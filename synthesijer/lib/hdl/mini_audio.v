==> flow/design.v <==
module fifo
  #(
    parameter WIDTH = 32,
    parameter DEPTH_IN_BITS = 3,
    parameter MAX_ITEMS = 5  
    )
  (
   input              clk,
   input              reset,
   input              req_r,
   input              we,
   input [WIDTH-1:0]  data_w,
   output [WIDTH-1:0] data_r,
   output             valid_r, 
   output             full,
   output             empty
   );
  localparam DEPTH = (1 << DEPTH_IN_BITS);
  localparam TRUE = 1'b1;
  localparam FALSE = 1'b0;
  localparam ONE = 1'd1;
  localparam ZERO = 1'd0;
  reg [WIDTH-1:0]     buffer [0:DEPTH-1];
  reg [DEPTH_IN_BITS-1:0] addr_r;
  reg [DEPTH_IN_BITS-1:0] addr_w;
  reg [DEPTH_IN_BITS-1:0] addr_r_next;
  reg [DEPTH_IN_BITS-1:0] addr_w_next;
  wire [DEPTH_IN_BITS-1:0] item_count;
  assign empty = (addr_r == addr_w) ? TRUE : FALSE;
  assign data_r = buffer[addr_r];
  assign item_count = addr_w - addr_r;
  assign full = (item_count > MAX_ITEMS) ? TRUE : FALSE;
  assign valid_r = ((req_r == TRUE) && (empty == FALSE)) ? TRUE : FALSE;
  always @(posedge clk)
    begin
      if (reset == TRUE)
        begin
          addr_r <= ZERO;
          addr_r_next <= ONE;
        end
      else
        begin
          if ((req_r == TRUE) && (empty == FALSE))
            begin
              addr_r <= addr_r_next;
              addr_r_next <= addr_r_next + ONE;
            end
        end
    end
  always @(posedge clk)
    begin
      if (reset == TRUE)
        begin
          addr_w <= ZERO;
          addr_w_next <= ONE;
        end
      else
        begin
          if (we)
            begin
              addr_w <= addr_w_next;
              addr_w_next <= addr_w_next + ONE;
              buffer[addr_w] <= data_w;
            end
        end
    end
endmodule
module frac_clk
  #(
    parameter COUNTER_BITS = 4
    )
  (
   input                           clk,
   input                           reset,
   input signed [COUNTER_BITS-1:0] factor_mul,
   input signed [COUNTER_BITS-1:0] factor_div,
   output reg                      en
   );
  localparam TRUE = 1'b1;
  localparam FALSE = 1'b0;
  localparam ONE = 1'd1;
  localparam ZERO = 1'd0;
  localparam SZERO = 1'sd0;
  reg signed [COUNTER_BITS-1:0] counter_mul;
  reg signed [COUNTER_BITS-1:0] counter_div;
  always @(posedge clk)
    begin
      if (reset == TRUE)
        begin
          counter_mul <= ZERO;
        end
      else
        begin
          counter_mul <= counter_mul + factor_mul;
        end
    end
  always @(posedge clk)
    begin
      if (reset == TRUE)
        begin
          counter_div <= ZERO;
          en <= FALSE;
        end
      else
        begin
          if (counter_mul - counter_div > SZERO)
            begin
              counter_div <= counter_div + factor_div;
              en <= TRUE;
            end
          else
            begin
              en <= FALSE;
            end
        end
    end
endmodule
module mini_audio
  #(
    parameter COUNTER_BITS = 20
    )
  (
   input                           clk,
   input                           reset,
   input [31:0]                    data,
   input                           valid_toggle,
   input signed [COUNTER_BITS-1:0] ext_factor_mul,
   input signed [COUNTER_BITS-1:0] ext_factor_div,
   output                          full,
   output                          ext_audio_r,
   output                          ext_audio_l
   );
  localparam TRUE = 1'b1;
  localparam FALSE = 1'b0;
  localparam ONE = 1'd1;
  localparam ZERO = 1'd0;
  localparam FIFO_DEPTH_IN_BITS = 4;
  wire          we;
  reg           toggle;
  reg           toggle_prev;
  reg [31:0]    data_in;
  assign we = ((toggle_prev != toggle) && (full == FALSE)) ? TRUE : FALSE;
  always @(posedge clk)
    begin
      if (reset == TRUE)
        begin
          toggle <= FALSE;
          data_in <= ZERO;
          toggle_prev <= FALSE;
        end
      else
        begin
          toggle <= valid_toggle;
          data_in <= data;
          toggle_prev <= toggle;
        end
    end
  wire          req;
  wire          empty;
  wire          valid;
  reg [15+1:0]  sample_sum_r;
  reg [15+1:0]  sample_sum_l;
  wire [31:0]   data_out;
  reg [31:0]    data_out_reg;
  assign ext_audio_r = sample_sum_r[15+1];
  assign ext_audio_l = sample_sum_l[15+1];
  always @(posedge clk)
    begin
      if (reset == TRUE)
        begin
          data_out_reg <=  ZERO;
        end
      else
        begin
          if (valid)
            begin
              data_out_reg <= data_out;
            end
        end
    end
  always @(posedge clk)
    begin
      if (reset == TRUE)
        begin
          sample_sum_r <= ZERO;
          sample_sum_l <= ZERO;
        end
      else
        begin
          sample_sum_r <= sample_sum_r[15:0] + data_out_reg[31:16];
          sample_sum_l <= sample_sum_l[15:0] + data_out_reg[15:0];
        end
    end
  frac_clk
    #(
      .COUNTER_BITS (COUNTER_BITS)
      )
  frac_clk_0
    (
     .clk (clk),
     .reset (reset),
     .factor_mul (ext_factor_mul),
     .factor_div (ext_factor_div),
     .en (req)
   );
  fifo
    #(
      .WIDTH (32),
      .DEPTH_IN_BITS (FIFO_DEPTH_IN_BITS),
      .MAX_ITEMS ((1 << FIFO_DEPTH_IN_BITS) - 3)
      )
  fifo_0
    (
     .clk (clk),
     .reset (reset),
     .req_r (req),
     .we (we),
     .data_w (data_in),
     .data_r (data_out),
     .valid_r (valid), 
     .full (full),
     .empty (empty)
     );
endmodule
[Reports on mini_audio]
Tool output for the design above, in the order of the flow.
Lines are those of the file above, counted from 1.
Operators carry their Yosys type and port widths (W data, S select, Z words).
A cell with -- has no value.
Design
  top: mini_audio
  clock port: clk
  standard-cell library: sky130hd
  library corner: tt_025C_1v80

[Elaborated design]
Counts by Yosys on the flattened word-level netlist (proc, flatten, opt, wreduce; memories kept). Register bits leave out memories and registers merged into their read ports (data or address); mux counts leave out enables and synchronous resets folded into registers. Print and check cells are left out. Cells with the same type and inputs are merged into one.
Yosys's memory passes give these memory sizes; they may raise the number of words (mostly to a power of two), join words into wider ones and drop unused or constant bits.
Word-level totals
  word width x clocked read ports: 32
  RAM bits: 512
  memories kept: 1
  register bits: 125
  output and inout bits: 3
  elaborated cells: 40
Memories
  fifo_0.buffer: words 16, bits a word 32, rd ports 1, write ports 1, RTL line 23  | reg [WIDTH-1:0]     buffer [0:DEPTH-1];
Cells by class
  magnitude comparators: 2
  bitwise gates (word level): 2
  reductions and logical operators: 2
  eq/ne operators: 2
  muxes and demuxes: 11
  add/subtract/negate cells: 8
Operators by type and width (count)
  $mux W32: 2
  $add A20 B20 Y20: 2
  $add A16 B16 Y17: 2
  $gt A20 B1 Y1 const B: 1
  $sub A20 B20 Y20: 1
  $add A4 B1 Y4 const B: 2
  $mux W4: 2
  $mux W1: 7
  $sub A4 B4 Y4: 1
  $gt A4 B4 Y1 const B: 1
  $eq A4 B4 Y1: 1
  $logic_and A1 B1 Y1: 2
  $not A1 Y1: 2
  $ne A1 B1 Y1: 1

[Depth]
Yosys ltp: most cells in a row. Word level: on the elaborated netlist, between registers, memories and ports. Mapped: between sequential cells and ports; inverters and the memories' decode and read muxes count.
Depth
  word-level depth: 8
  ABC_AREA: 0
  gate-level depth with buffers: 14
  depth with buffers taken out: 12

[Netlist]
Source: synth_stat.txt of the flow (Yosys; design flattened, memories mapped). It holds for the ABC_AREA given above (unset counts as 0); a run with the other value may have another netlist.
Cells by type
  sky130_fd_sc_hd__edfxtp_1: count 512, total area 1.54E+04 um^2
  sky130_fd_sc_hd__mux4_2: count 160, total area 3.6E+03 um^2
  sky130_fd_sc_hd__dfxtp_1: count 157, total area 3.14E+03 um^2
  sky130_fd_sc_hd__ha_1: count 94, total area 1.18E+03 um^2
  sky130_fd_sc_hd__a21oi_1: count 108, total area 540.518 um^2
  sky130_fd_sc_hd__nand2_1: count 110, total area 412.896 um^2
  sky130_fd_sc_hd__nor2_1: count 95, total area 356.592 um^2
  sky130_fd_sc_hd__nor2b_1: count 54, total area 337.824 um^2
  sky130_fd_sc_hd__xnor2_1: count 37, total area 324.061 um^2
  sky130_fd_sc_hd__xor2_1: count 26, total area 227.718 um^2
  sky130_fd_sc_hd__inv_1: count 60, total area 225.216 um^2
  sky130_fd_sc_hd__o21ai_0: count 35, total area 175.168 um^2
  sky130_fd_sc_hd__nand3_1: count 29, total area 145.139 um^2
  sky130_fd_sc_hd__nor3_1: count 29, total area 145.139 um^2
  sky130_fd_sc_hd__clkbuf_1: count 37, total area 138.883 um^2
  sky130_fd_sc_hd__a21o_1: count 17, total area 127.622 um^2
  sky130_fd_sc_hd__fa_1: count 6, total area 120.115 um^2
  sky130_fd_sc_hd__nand4_1: count 17, total area 106.352 um^2
Not listed: further types 59, cells in them 230.
Synthesis totals
  cells in the netlist: 1813
  synthesis area: 28329.7 um^2
  flip-flops: 669
By module: a second synthesis without flattening, with its own total; a netlist apart from the flattened one above.
Second synthesis, totals
  cells (unflattened synthesis): 1893
  area (unflattened synthesis): 28727.6 um^2
Rows give one instance, submodules left out.
By module
  fifo: times used 1, area 20056.7 um^2, cells 892
  mini_audio: times used 1, area 4593.2 um^2, cells 477
  frac_clk #(COUNTER_BITS=20): times used 1, area 4077.7 um^2, cells 524

[Worst setup path after synthesis]
Source: OpenSTA report_checks on the synthesized netlist (no wires, ideal clock, input and output delay 20% of the period each), path of least setup slack; recovery checks are left aside. Register names are those of the netlist, which keeps one name where synthesis merged equal registers.
Path post-synthesis
  path kind: in2reg
  from: input reset
  to: memory fifo_0.buffer[3][0]
  driving pins on the path: 4
  path slack: 6.301 ns
  external input delay: 2.360 ns
  arrival: 5.038 ns
  launch time at the first pin: 2.360 ns
  delay of the path: 3.139 ns
  library setup time: 0.461 ns
  period: 11.8 ns
  period reached after synthesis: 5.499 ns
"delay of the path" = arrival - input delay + setup time.
"driving pins on the path" counts driving pins, that of a launching flip-flop among them; a cell with two outputs on the path counts twice.
"period reached after synthesis" = period - worst setup slack (recovery checks aside). The figure is calculated, with input and output delays left at 20% of the set period.
The rows between start and end are the longest chain of elaborated cells between them; the timing report does not say that the signal goes this way. Where chains are equally long, one stands for them.
Each line given opens the expression or statement behind the cell; cells for indexed reads and writes are added by Yosys, which also makes memories of some case tables.
Only ways into the end's enable, where the timed path ends, are counted here.
Between the ends, post-synthesis
  cells stage by stage: sky130_fd_sc_hd__clkbuf_1 -> sky130_fd_sc_hd__inv_1 -> sky130_fd_sc_hd__nand4_1 -> sky130_fd_sc_hd__nor3_1
  cells in the longest elaborated chain: 1
  elaborated cells on any way between the ends: 2
RTL lines, path post-synthesis
  start: declaration: RTL line 124  | input                           reset,
  $mux W4: RTL line 52  | if (reset == TRUE)
  end: declaration: RTL line 23  | reg [WIDTH-1:0]     buffer [0:DEPTH-1];

[Path in the finished layout]
From the final timing report of job 1: the path of least setup slack in the routed layout; clock arrival at registers is part of the times.
Path after layout
  path kind: reg2reg
  from: register fifo_0.addr_r[1]
  to: memory fifo_0.buffer[5][29]
  library setup time: 0.31 ns
  driving pins on the path: 11
  arrival: 5.27 ns
  period: 6.91 ns
  path slack: 1.95 ns
  launch time at the first pin: 0.62 ns
The rows between start and end are the longest chain of elaborated cells between them; the timing report does not say that the signal goes this way. Where chains are equally long, one stands for them.
Only ways into the end's enable, where the timed path ends, are counted here.
Between the ends, after layout
  cells stage by stage: sky130_fd_sc_hd__dfxtp_4 -> sky130_fd_sc_hd__inv_1 -> sky130_fd_sc_hd__ha_1 -> sky130_fd_sc_hd__a21o_1 -> sky130_fd_sc_hd__a21oi_1 -> sky130_fd_sc_hd__xnor2_1 -> sky130_fd_sc_hd__nor3_1 -> sky130_fd_sc_hd__nor2_1 -> sky130_fd_sc_hd__nand4_1 -> sky130_fd_sc_hd__nor2_4 -> sky130_fd_sc_hd__buf_4
  cells in the longest elaborated chain: 8
  elaborated cells on any way between the ends: 10
RTL lines, path after layout
  start: declaration: RTL line 24  | reg [DEPTH_IN_BITS-1:0] addr_r;
  start: assignment: RTL line 38  | addr_r <= ZERO;
  start: assignment: RTL line 45  | addr_r <= addr_r_next;
  $sub A4 B4 Y4: RTL line 31  | assign item_count = addr_w - addr_r;
  $gt A4 B4 Y1: RTL line 32  | assign full = (item_count > MAX_ITEMS) ? TRUE : FALSE;
  $mux W1: RTL line 32
  $not A1 Y1: RTL line 142  | assign we = ((toggle_prev != toggle) && (full == FALSE)) ? TRUE : FALSE;
  $logic_and A1 B1 Y1: RTL line 142
  $mux W1: RTL line 142
  $mux W4: RTL line 59  | if (we)
  $mux W4: RTL line 52  | if (reset == TRUE)
  end: declaration: RTL line 23  | reg [WIDTH-1:0]     buffer [0:DEPTH-1];

Measured data: module mini_audio, platform sky130hd, 2 stored runs of the flow under differing settings, order arbitrary. Input and output delays are each 20% of the period that was set; the output load is 0.01 pF.
"achieved clock period (ns)": clock period set for the run, less the worst setup slack. It is reckoned from that one timing run; input and output delays stay at 20% of the period that was set.
"worst setup path time (ns)" = time allowed to the worst setup path (clock period - input delay - output delay, where it has them) - its slack; a late launch clock adds to it, a late capture clock takes from it.

settings of job 1
{
  "period_ns": 6.91,
  "CORE_UTILIZATION": 52,
  "SETUP_SLACK_MARGIN": 1.18,
  "PLACE_DENSITY_LB_ADDON": 0.13,
  "CORE_ASPECT_RATIO": 0.61,
  "CELL_PAD_IN_SITES_DETAIL_PLACEMENT": 1,
  "TNS_END_PERCENT": 80,
  "ABC_AREA": 0,
  "GPL_ROUTABILITY_DRIVEN": 0,
  "CTS_CLUSTER_DIAMETER": 57,
  "CAP_MARGIN": 10,
  "MIN_ROUTING_LAYER": "met2",
  "MAX_ROUTING_LAYER": "met5",
  "CORE_MARGIN": 2,
  "SLEW_MARGIN": 20
}
report of job 1
yosys chip area after synthesis (um^2): 28329.7
finish__design__die__area: 56421.0
finish__design__instance__area__stdcell: 32202.1
finish__design__instance__utilization: 0.6009
finish__timing__setup__ws: 1.948
finish__timing__hold__ws: 0.471
achieved clock period (ns): 4.962
worst setup path time (ns): 4.96
worst setup path kind: reg2reg

settings of job 2
{
  "period_ns": 5.36,
  "CAP_MARGIN": 20,
  "CORE_MARGIN": 2,
  "CORE_UTILIZATION": 40,
  "SLEW_MARGIN": 20
}
report of job 2
yosys chip area after synthesis (um^2): 28329.7
finish__design__die__area: 72970.2
finish__design__instance__area__stdcell: 32877.8
finish__design__instance__utilization: 0.4695
finish__timing__setup__ws: 0.922
finish__timing__hold__ws: 0.467
achieved clock period (ns): 4.438
worst setup path time (ns): 3.37
worst setup path kind: reg2out
